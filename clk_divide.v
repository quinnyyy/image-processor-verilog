==> flow/design.v <==
`timescale 1ns / 1ps
module clk_divide(
    input clk,
	 input rst,
	 output clk_uart,
	 output clk_sampling,
	 output clk_median
    );
	parameter CLK_RATE = 9600000;
	parameter BAUD_RATE = 19200;
	parameter SAMPLE_RATE = 10;
	wire [15:0] counter_uart_max; 
	wire [15:0] counter_median_max; 
	wire [15:0] counter_sampling_max;	
	reg [16:0] counter_uart;
	reg clk_uart_internal;
	reg [16:0] counter_median;
	reg clk_median_internal;
	reg [16:0] counter_sampling;
	reg clk_sampling_internal;
	assign counter_uart_max = CLK_RATE/BAUD_RATE/2-1;
	assign counter_median_max = CLK_RATE/BAUD_RATE/200-1;
	assign counter_sampling_max = CLK_RATE/BAUD_RATE/SAMPLE_RATE/2-1;
	assign clk_uart = clk_uart_internal;
	assign clk_sampling = clk_sampling_internal;
	assign clk_median = clk_median_internal;
	always@(posedge clk)
		begin
		if (rst == 1)
			begin
			counter_uart <= 0;
			clk_uart_internal <= 0;
			end
		else
			begin
			if (counter_uart == counter_uart_max)         
				begin
				counter_uart <= 0;
				clk_uart_internal <= ~clk_uart_internal;
				end
			else 
				counter_uart <= counter_uart+1'b1;
			end
		end
	always@(posedge clk)
		begin
		if (rst == 1)
			begin
			counter_sampling <= 0;
			clk_sampling_internal <= 0;
			end
		else
			begin
			if (counter_sampling == counter_sampling_max)		 
				begin
				counter_sampling <= 0;
				clk_sampling_internal <= ~clk_sampling_internal;
				end
			else 
				counter_sampling <= counter_sampling+1'b1;
			end
		end
	always@(posedge clk)
		begin
		if (rst == 1)
			begin
			counter_median <= 0;
			clk_median_internal <= 0;
			end
		else
			begin
			if (counter_median == counter_median_max)		 
				begin
				counter_median <= 0;
				clk_median_internal <= ~clk_median_internal;
				end
			else 
				counter_median <= counter_median+1'b1;
			end
		end
endmodule
# Step by step through the tools: clk_divide
# The steps from the RTL of clk_divide to its reports follow in flow order.
# Line numbers count from 1 in the design file above.
# Cell names lack the library's common part.
# The mark - stands for no value.
# design
top	clk_divide
clock_port	clk
library	sky130hd
lib_corner	tt_025C_1v80

# Word level
# Counts by Yosys on the flattened word-level netlist (proc, flatten, opt, wreduce; memories kept). Register bits leave out memories and registers merged into their read ports (data or address); mux counts leave out enables and synchronous resets folded into registers. Print and check cells are left out. Cells with the same type and inputs are merged into one.
# bits
reg_bits	54
in_bits	2
out_inout_bits	3
wordCells	18
# op_classes
add_sub_neg	3
equal	3
bitwise	3
reduce_logical	3
# op_table
operator	n
17-bit by 1-bit adder with 17-bit output with constant B	3
17-bit by 1-bit equality test with 1-bit output with constant B	1
17-bit by 5-bit equality test with 1-bit output with constant B	1
17-bit by 8-bit equality test with 1-bit output with constant B	1
2-bit OR reduction	3
1-bit inverter	3

# Logic depth
# Depth = most cells in a row (Yosys ltp): at word level without a register or memory, in the mapped netlist without a sequential cell, where the memories' decode and read muxes count.
# logic_depth
word_depth	2
ABC_AREA	1
depth_mapped	8
ltp_nobuf	8

# Netlist
# Source: synth_stat.txt of the flow (Yosys; design flattened, memories mapped). It holds for the ABC_AREA given above (unset counts as 0); a run with the other value may have another netlist.
# Totals and module areas in this step are rounded.
# synth_totals
cells	418
synth_area_um2	2890
flip_flops	54
buf_cells	3
# by_type
cell	n	area_total_um2
dfxtp_1	54	1.08E+03
nand2_1	93	349.085
nor2_1	70	262.752
inv_1	55	206.448
nand3_1	28	140.134
nor2_2	19	118.864
a21oi_1	23	115.11
ha_1	6	75.072
xnor2_1	8	70.067
xor2_1	8	70.067
nand2_2	10	62.56
a21oi_2	6	52.55
nand4_1	8	50.048
buf_12	2	40.038
o21ai_0	8	40.038
nand3_2	3	30.029
nand2_4	2	22.522
nor2_4	2	22.522
# Not listed: further types 8, cells in them 13.

# Path before layout
# OpenSTA on the mapped netlist: ideal clock, no wires. The path of least setup slack (recovery checks aside). Input and output delay are each 20% of the period. Register names are those of the netlist, which keeps one name where synthesis merged equal registers.
# synth_path
path_type	reg-to-reg
start	register counter_uart[0]
end	register counter_uart[11]
clock_period_ps	2130
setup_ps	122
launch_ps	0
t_arrival_ps	1121
t_required_ps	2008
slack_ps	887
path_delay_ps	1243
stages	8
period_less_setup_slack_ps	1243
# "path_delay_ps" = arrival - input delay + setup time.
# "stages": output pins that drive a net of the path, with the launching flip-flop's if there is one; two outputs of one cell count as two.
# "period_less_setup_slack_ps" is the clock period less the worst setup slack; recovery checks do not enter. This is arithmetic on one report: input and output delays are still those of the set period (20% each).
# The rows between start and end are the longest chain of elaborated cells between them; the timing report does not say that the signal goes this way. Where chains are equally long, one stands for them.
# Each line given opens the expression or statement behind the cell; cells for indexed reads and writes are added by Yosys, which also makes memories of some case tables.
# A register here has more assigning lines than the two given.
# synth_via
cell_sequence	dfxtp_1 > ha_1 > nand3_1 > nor2_1 > nand2_2 > nand2_4 > buf_12 > a21oi_2
elab_chain_len	2
# synth_rtl
item	line_no	rtl
from (decl)	15	reg [16:0] counter_uart;
from (assign)	31	counter_uart <= 0;
from (assign)	42	counter_uart <= counter_uart+1'b1;
17-bit by 8-bit equality test with 1-bit output	36	if (counter_uart == counter_uart_max)
2-bit OR reduction	-
to (assign)	38	counter_uart <= 0;
to (assign)	42
to (decl)	15

# Timing after layout
# Path of least setup slack in the final report of record 1 (OpenROAD, finished layout, wires in). Where an end is a register, its clock arrival counts in the times.
# The path's times are printed in steps of 10 ps; the period is the one set.
# layout_path
path_type	reg-to-reg
start	register counter_median[2]
end	register counter_median[1]
clock_period_ps	1530
setup_ps	100
launch_ps	320
t_arrival_ps	1830
t_required_ps	1750
slack_ps	-70
stages	7
# The rows between start and end are the longest chain of elaborated cells between them; the timing report does not say that the signal goes this way. Where chains are equally long, one stands for them.
# A register here has more assigning lines than the two given.
# layout_via
cell_sequence	dfxtp_4 > nor2_1 > nand3_1 > nor2_4 > nand2_4 > nand2_8 > nor2_1
elab_chain_len	2
# layout_rtl
item	line_no	rtl
from (decl)	17	reg [16:0] counter_median;
from (assign)	67	counter_median <= 0;
from (assign)	78	counter_median <= counter_median+1'b1;
17-bit by 1-bit equality test with 1-bit output	72	if (counter_median == counter_median_max)
2-bit OR reduction	-
to (assign)	74	counter_median <= 0;
to (assign)	78
to (decl)	17

# 2 stored runs of clk_divide in the flow (synthesis by Yosys, layout by OpenROAD, sky130hd cells), in arbitrary order. Constraints: input delay and output delay 20% of the set period each, output load 0.01 pF.
# By "clock_period_reached_ps" is meant the clock period of the run minus its worst setup slack. This is arithmetic on one report: input and output delays are still those of the set period (20% each).
# "timing.worst_path_ps" = time allowed to the worst setup path (clock period - input delay - output delay, where it has them) - its slack; a late launch clock adds to it, a late capture clock takes from it.
# "design_power_mw" rests on the timing tool's default activity at the inputs, not on a simulated workload.
# "timing.worst_path_ps" is given in steps of 10 ps.
# Results are given in rounded form.
# A setting shown as - is not set for that run.
run name	period_ns	CORE_UTILIZATION	SETUP_SLACK_MARGIN	PLACE_DENSITY_LB_ADDON	CORE_MARGIN	ABC_AREA	CTS_CLUSTER_DIAMETER	CAP_MARGIN	SLEW_MARGIN	HOLD_SLACK_MARGIN	CORE_ASPECT_RATIO	TNS_END_PERCENT	CTS_CLUSTER_SIZE	MAX_ROUTING_LAYER	ys_area_um2	layout_stdcell_area_um2	design.die.area_um2	clock_period_reached_ps	final_setup_tns_ps	design_power_mw	layout_utilization_pct	worst_hold_slack_ps	timing.worst_path_ps	timing.worst_path_kind	worstSetupSlack_ps
record 1	1.53	68	0.35	0.26	3	1	161	20	20	-	-	-	-	-	2890	3790	5070	1605	-847	2.75	93.3	493	1600	reg-to-reg	-75
record 2	1.31	50	-	-	2	-	237	10	20	0.09	0.8	100	35	met4	2500	3590	5590	1439	-3070	3.01	72.9	460	1440	reg-to-reg	-129
